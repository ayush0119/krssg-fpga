==> flow/design.v <==
`timescale 1ns / 1ps
module uart_rx_module(input clk,
	input data_line,
	output data_flag,
	output [7:0]data_byte
    );
parameter CLKS_PER_BIT = 3'b111;
parameter S_IDLE = 3'b000;
parameter S_START = 3'b001;
parameter S_DATA = 3'b010;
parameter S_PARITY = 3'b011;
parameter S_STOP = 3'b100;
parameter S_CLEANUP = 3'b101;
reg [2:0]current_state = 3'b000;
reg current_data;
reg current_data_temp;
reg [3:0]clk_counter = 4'b0000;
reg [2:0]bit_index = 3'b000;
reg [7:0]data = 8'b00000000;
reg flag = 1'b0;
always@(posedge clk)
begin
	current_data_temp <= data_line;
	current_data <= current_data_temp;
end
always@(posedge clk)
begin
	case(current_state)
		S_IDLE:
			begin
				if(current_data == 0)
				begin
					current_state <= S_START;
					clk_counter <= 0;
					bit_index <= 0;
					flag <= 0;
				end
				else
					current_state <= S_IDLE;
			end
		S_START:
			begin
				if (clk_counter == (CLKS_PER_BIT>>1))
				begin
					if (current_data == 0)
					begin
						current_state <= S_DATA;
						clk_counter <= 0;
					end
					else
						current_state <= S_IDLE;
				end
				else
				begin
					clk_counter <= clk_counter + 1;
					current_state <= S_START;
				end
			end
		S_DATA:
			begin
				if (clk_counter == CLKS_PER_BIT)
				begin
					clk_counter <= 0;
					data[bit_index] <= current_data;
					if (bit_index == 7)
					begin
						current_state <= S_STOP;
						bit_index <= 0;
					end
					else
					begin
						bit_index <= bit_index + 1;
						current_state <= S_DATA;
					end
				end
				else
				begin
					clk_counter <= clk_counter + 1;
					current_state <= S_DATA;
				end
			end
		S_STOP:
			begin
				if (clk_counter == CLKS_PER_BIT)
				begin
					clk_counter <= 0;
					flag <= 1;
					current_state <= S_CLEANUP;
				end
				else
				begin
					clk_counter <= clk_counter + 1;
					current_state <= S_STOP;
				end
			end
		S_CLEANUP:
			begin
				if (clk_counter == (CLKS_PER_BIT>>1))
				begin
					clk_counter <= 0;
					current_state <= S_IDLE;
					data <= 8'b00000000;
					flag <= 0;
				end
				else
				begin
					clk_counter <= clk_counter + 1;
					current_state <= S_CLEANUP;
				end
			end
		default:
			begin
				current_state <= S_IDLE;
			end
	endcase
end
assign data_byte = data;
assign data_flag = flag;
endmodule
From RTL to reports: uart_rx_module
What the tools print for uart_rx_module, step after step.
Lines are those of the file above, counted from 1.
Cell names lack the library's common part.
{"block": "setup", "design": "uart_rx_module", "clk_port": "clk", "library": "sky130hd", "corner": "tt_025C_1v80"}

Elaborated design
Source: Yosys, flattened and elaborated, memories not mapped. Widths are those after wreduce. Registers that Yosys merges into a memory's read port (data or address) are not register bits. Print and check cells do not count. Equal cells are merged and count once.
{"block": "op_classes", "n_addsub": 3, "eq_ne": 11, "n_shift": 2, "n_mux": 24, "bitwise": 3, "reduce_and_logical": 9}
{"block": "ops", "operator": "2-to-1 mux 3 bit", "count": 6}
{"block": "ops", "operator": "parallel mux 8 bit (select 2 bit)", "count": 1}
{"block": "ops", "operator": "parallel mux 4 bit (select 4 bit)", "count": 1}
{"block": "ops", "operator": "2-to-1 mux 8 bit", "count": 2}
{"block": "ops", "operator": "2-to-1 mux 4 bit", "count": 4}
{"block": "ops", "operator": "parallel mux 3 bit (select 5 bit)", "count": 1}
{"block": "ops", "operator": "equality test 3 bit with constant B", "count": 3}
{"block": "ops", "operator": "variable shift 1 x 4 -> 8 bit", "count": 1}
{"block": "ops", "operator": "variable shift 1 x 4 -> 8 bit with constant A", "count": 1}
{"block": "ops", "operator": "inequality test 2 bit with constant B", "count": 4}
{"block": "ops", "operator": "AND 8 bit", "count": 1}
{"block": "ops", "operator": "bitwise OR 8 bit", "count": 1}
{"block": "ops", "operator": "inverter 8 bit", "count": 1}
{"block": "ops", "operator": "AND reduction 3 bit", "count": 2}
{"block": "ops", "operator": "parallel mux 3 bit (select 2 bit)", "count": 1}
{"block": "ops", "operator": "nonzero test 5 bit", "count": 1}
{"block": "ops", "operator": "2-to-1 mux 1 bit", "count": 5}
{"block": "ops", "operator": "nonzero test 2 bit", "count": 2}
{"block": "ops", "operator": "negation 3 -> 4 bit", "count": 1}
{"block": "ops", "operator": "adder 4 x 1 -> 4 bit with constant B", "count": 1}
{"block": "ops", "operator": "equality test 4 x 2 -> 1 bit with constant B", "count": 1}
{"block": "ops", "operator": "equality test 4 x 3 -> 1 bit with constant B", "count": 1}
{"block": "ops", "operator": "AND reduction 4 bit", "count": 1}
{"block": "ops", "operator": "2-to-1 mux 2 bit", "count": 2}
{"block": "ops", "operator": "adder 3 x 1 -> 3 bit with constant B", "count": 1}
{"block": "ops", "operator": "equality test 3 x 1 -> 1 bit with constant B", "count": 1}
{"block": "ops", "operator": "equality test 3 x 2 -> 1 bit with constant B", "count": 1}
{"block": "ops", "operator": "logical NOT 3 bit", "count": 1}
Not listed: further kinds 3, cells in them 3.
{"block": "word_totals", "ff_bits": 21, "inputBits": 2, "wordCells": 59}

Logic depth
Yosys ltp: most cells in a row. Word level: on the elaborated netlist, between registers, memories and ports. Mapped: between sequential cells and ports; inverters and the memories' decode and read muxes count.
{"block": "logic_depth", "ltp_word": 7, "abc_area": 0, "mapped_depth": 7, "ltp_nobuf": 5}

Mapped cells and area
Source: synth_stat.txt of the flow (Yosys; design flattened, memories mapped). It holds for the ABC_AREA given above (unset counts as 0); a run with the other value may have another netlist.
The area totals of this step are shown rounded.
{"block": "synth_totals", "stdcells": 127, "area_um2": 1300, "flip_flops": 21}
{"block": "types", "type": "edfxtp_1", "count": 16, "type_area_um2": 480.461}
{"block": "types", "type": "dfxtp_1", "count": 5, "type_area_um2": 100.096}
{"block": "types", "type": "ha_1", "count": 5, "type_area_um2": 62.56}
{"block": "types", "type": "a21oi_1", "count": 10, "type_area_um2": 50.048}
{"block": "types", "type": "buf_4", "count": 5, "type_area_um2": 37.536}
{"block": "types", "type": "nor3b_2", "count": 3, "type_area_um2": 37.536}
{"block": "types", "type": "inv_1", "count": 8, "type_area_um2": 30.029}
{"block": "types", "type": "buf_2", "count": 5, "type_area_um2": 25.024}
{"block": "types", "type": "nand4_1", "count": 4, "type_area_um2": 25.024}
{"block": "types", "type": "nor2b_1", "count": 4, "type_area_um2": 25.024}
{"block": "types", "type": "o21ai_0", "count": 5, "type_area_um2": 25.024}
{"block": "types", "type": "nor3b_1", "count": 3, "type_area_um2": 22.522}
{"block": "types", "type": "o31ai_1", "count": 3, "type_area_um2": 22.522}
{"block": "types", "type": "a31oi_1", "count": 3, "type_area_um2": 18.768}
{"block": "types", "type": "nand2_1", "count": 5, "type_area_um2": 18.768}
{"block": "types", "type": "nand2b_1", "count": 3, "type_area_um2": 18.768}
{"block": "types", "type": "and3b_1", "count": 2, "type_area_um2": 17.517}
{"block": "types", "type": "o2111ai_1", "count": 2, "type_area_um2": 17.517}
Not listed: further types 29, cells in them 36.

Timing after synthesis
Source: OpenSTA report_checks on the synthesized netlist (no wires, ideal clock, input and output delay 20% of the period each), path of least setup slack; recovery checks are left aside. Register names are those of the netlist, which keeps one name where synthesis merged equal registers.
{"block": "synth_timing", "path_kind": "reg-to-reg", "from": "register current_state[2]", "to": "register data[0]", "tclk_ns": 1.71, "setup_time_ns": 0.375, "launch_ns": 0.000, "t_arrival_ns": 1.311, "required_time_ns": 1.335, "slack_ns": 0.023, "path_delay_ns": 1.686, "path_stages": 6, "n_path_buf": 2, "synth_period_reached_ns": 1.687}
"path_delay_ns" = arrival - input delay + setup time.
"path_stages": output pins that drive a net of the path, with the launching flip-flop's if there is one; two outputs of one cell count as two.
"synth_period_reached_ns" is the clock period less the worst setup slack; recovery checks do not enter. This is arithmetic on one report: input and output delays are still those of the set period (20% each).
Between the ends stands the longest chain of elaborated cells between them, by number of cells; it is not shown to be the way that was timed. Of several equally long chains one is given.
Each line given opens the expression or statement behind the cell; cells for indexed reads and writes are added by Yosys, which also makes memories of some case tables.
At most two assigning lines are given for a register; there are more.
Only ways into the end's enable, where the timed path ends, are counted here.
{"block": "synth_between", "path_cell_list": "dfxtp_1 buf_2 and3b_1 buf_4 nand2_1 a21oi_1", "elab_chain_cells": 3}
{"block": "synth_rtl", "element": "start, declared", "line": 14, "rtl": "reg [2:0]current_state = 3'b000;"}
{"block": "synth_rtl", "element": "start, assigned", "line": 33, "rtl": "current_state <= S_START;"}
{"block": "synth_rtl", "element": "start, assigned", "line": 39, "rtl": "current_state <= S_IDLE;"}
{"block": "synth_rtl", "element": "equality test 3 bit", "line": 28, "rtl": "case(current_state)"}
{"block": "synth_rtl", "element": "nonzero test 2 bit"}
{"block": "synth_rtl", "element": "AND reduction 3 bit"}
{"block": "synth_rtl", "element": "end, assigned", "line": 64, "rtl": "data[bit_index] <= current_data;"}
{"block": "synth_rtl", "element": "end, assigned", "line": 102, "rtl": "data <= 8'b00000000;"}
{"block": "synth_rtl", "element": "end, declared", "line": 19, "rtl": "reg [7:0]data = 8'b00000000;"}

Timing after layout
Path of least setup slack in the final report of flow run A (OpenROAD, finished layout, wires in). Where an end is a register, its clock arrival counts in the times.
{"block": "layout_timing", "path_kind": "reg-to-reg", "from": "register bit_index[1]", "to": "register data[2]", "tclk_ns": 2.02, "setup_time_ns": 0.24, "launch_ns": 0.30, "t_arrival_ns": 1.85, "required_time_ns": 2.08, "slack_ns": 0.23, "path_stages": 6, "n_path_buf": 0}
Between the ends stands the longest chain of elaborated cells between them, by number of cells; it is not shown to be the way that was timed. Of several equally long chains one is given.
At most two assigning lines are given for a register; there are more.
{"block": "layout_between", "path_cell_list": "edfxtp_1 inv_1 ha_1 xor2_2 o31ai_1 a21oi_1", "elab_chain_cells": 7}
{"block": "layout_rtl", "element": "start, declared", "line": 18, "rtl": "reg [2:0]bit_index = 3'b000;"}
{"block": "layout_rtl", "element": "start, assigned", "line": 35, "rtl": "bit_index <= 0;"}
{"block": "layout_rtl", "element": "start, assigned", "line": 72, "rtl": "bit_index <= bit_index + 1;"}
{"block": "layout_rtl", "element": "negation 3 -> 4 bit", "line": 64, "rtl": "data[bit_index] <= current_data;"}
{"block": "layout_rtl", "element": "variable shift 1 x 4 -> 8 bit", "line": 64}
{"block": "layout_rtl", "element": "inverter 8 bit", "line": 64}
{"block": "layout_rtl", "element": "AND 8 bit", "line": 64}
{"block": "layout_rtl", "element": "bitwise OR 8 bit", "line": 64}
{"block": "layout_rtl", "element": "2-to-1 mux 8 bit", "line": 61, "rtl": "if (clk_counter == CLKS_PER_BIT)"}
{"block": "layout_rtl", "element": "parallel mux 8 bit (select 2 bit)", "line": 28, "rtl": "case(current_state)"}
{"block": "layout_rtl", "element": "end, assigned", "line": 64}
{"block": "layout_rtl", "element": "end, assigned", "line": 102, "rtl": "data <= 8'b00000000;"}
{"block": "layout_rtl", "element": "end, declared", "line": 19, "rtl": "reg [7:0]data = 8'b00000000;"}

Appendix: measured runs

Settings and measured results of 2 stored flow runs for module uart_rx_module (sky130hd), not sorted in any way. The constraints put input and output delay at 20% of the set period each and load the outputs with 0.01 pF.
"achieved_period_ns" is the run's clock period less its worst setup slack. It is reckoned from that one timing run; input and output delays stay at 20% of the period that was set.
"worst_path_ns" is the time allowed to the run's worst setup path (the clock period less input and output delay, where it has them) less its slack. Clock arrival times count: a late capture clock shortens it, a late launch clock lengthens it.
By "fin_power_w" is meant OpenSTA's value without simulated activity: inputs other than the clock are taken to toggle once in ten clock periods, and the tool carries that through the logic.
Values from the reports are rounded here.

{"run": "flow run A", "settings": { "period_ns": 2.02, "CORE_UTILIZATION": 66, "SETUP_SLACK_MARGIN": -0.07, "PLACE_DENSITY_LB_ADDON": 0.12, "ABC_AREA": 0, "GPL_ROUTABILITY_DRIVEN": 1, "CAP_MARGIN": 10, "CORE_MARGIN": 2, "SLEW_MARGIN": 20 }, "results": { "synthArea_um2": 1300, "total_die_area_um2": 2400, "finish.utilization_pct": 75, "setup_worst_slack_ns": 0.23, "total_negative_slack_ns": 0.000, "hold_ws_ns": 0.34, "fin_power_w": 0.0015, "achieved_period_ns": 1.795, "worst_path_ns": 1.79, "worst_setup_path_type": "reg-to-reg" }}
{"run": "flow run B", "settings": { "period_ns": 2.65, "CAP_MARGIN": 20, "CORE_MARGIN": 2, "CORE_UTILIZATION": 40, "SLEW_MARGIN": 20 }, "results": { "synthArea_um2": 1300, "total_die_area_um2": 3800, "finish.utilization_pct": 47, "setup_worst_slack_ns": 0.58, "total_negative_slack_ns": 0.000, "hold_ws_ns": 0.34, "fin_power_w": 0.0011, "achieved_period_ns": 2.070, "worst_path_ns": 2.07, "worst_setup_path_type": "reg-to-reg" }}
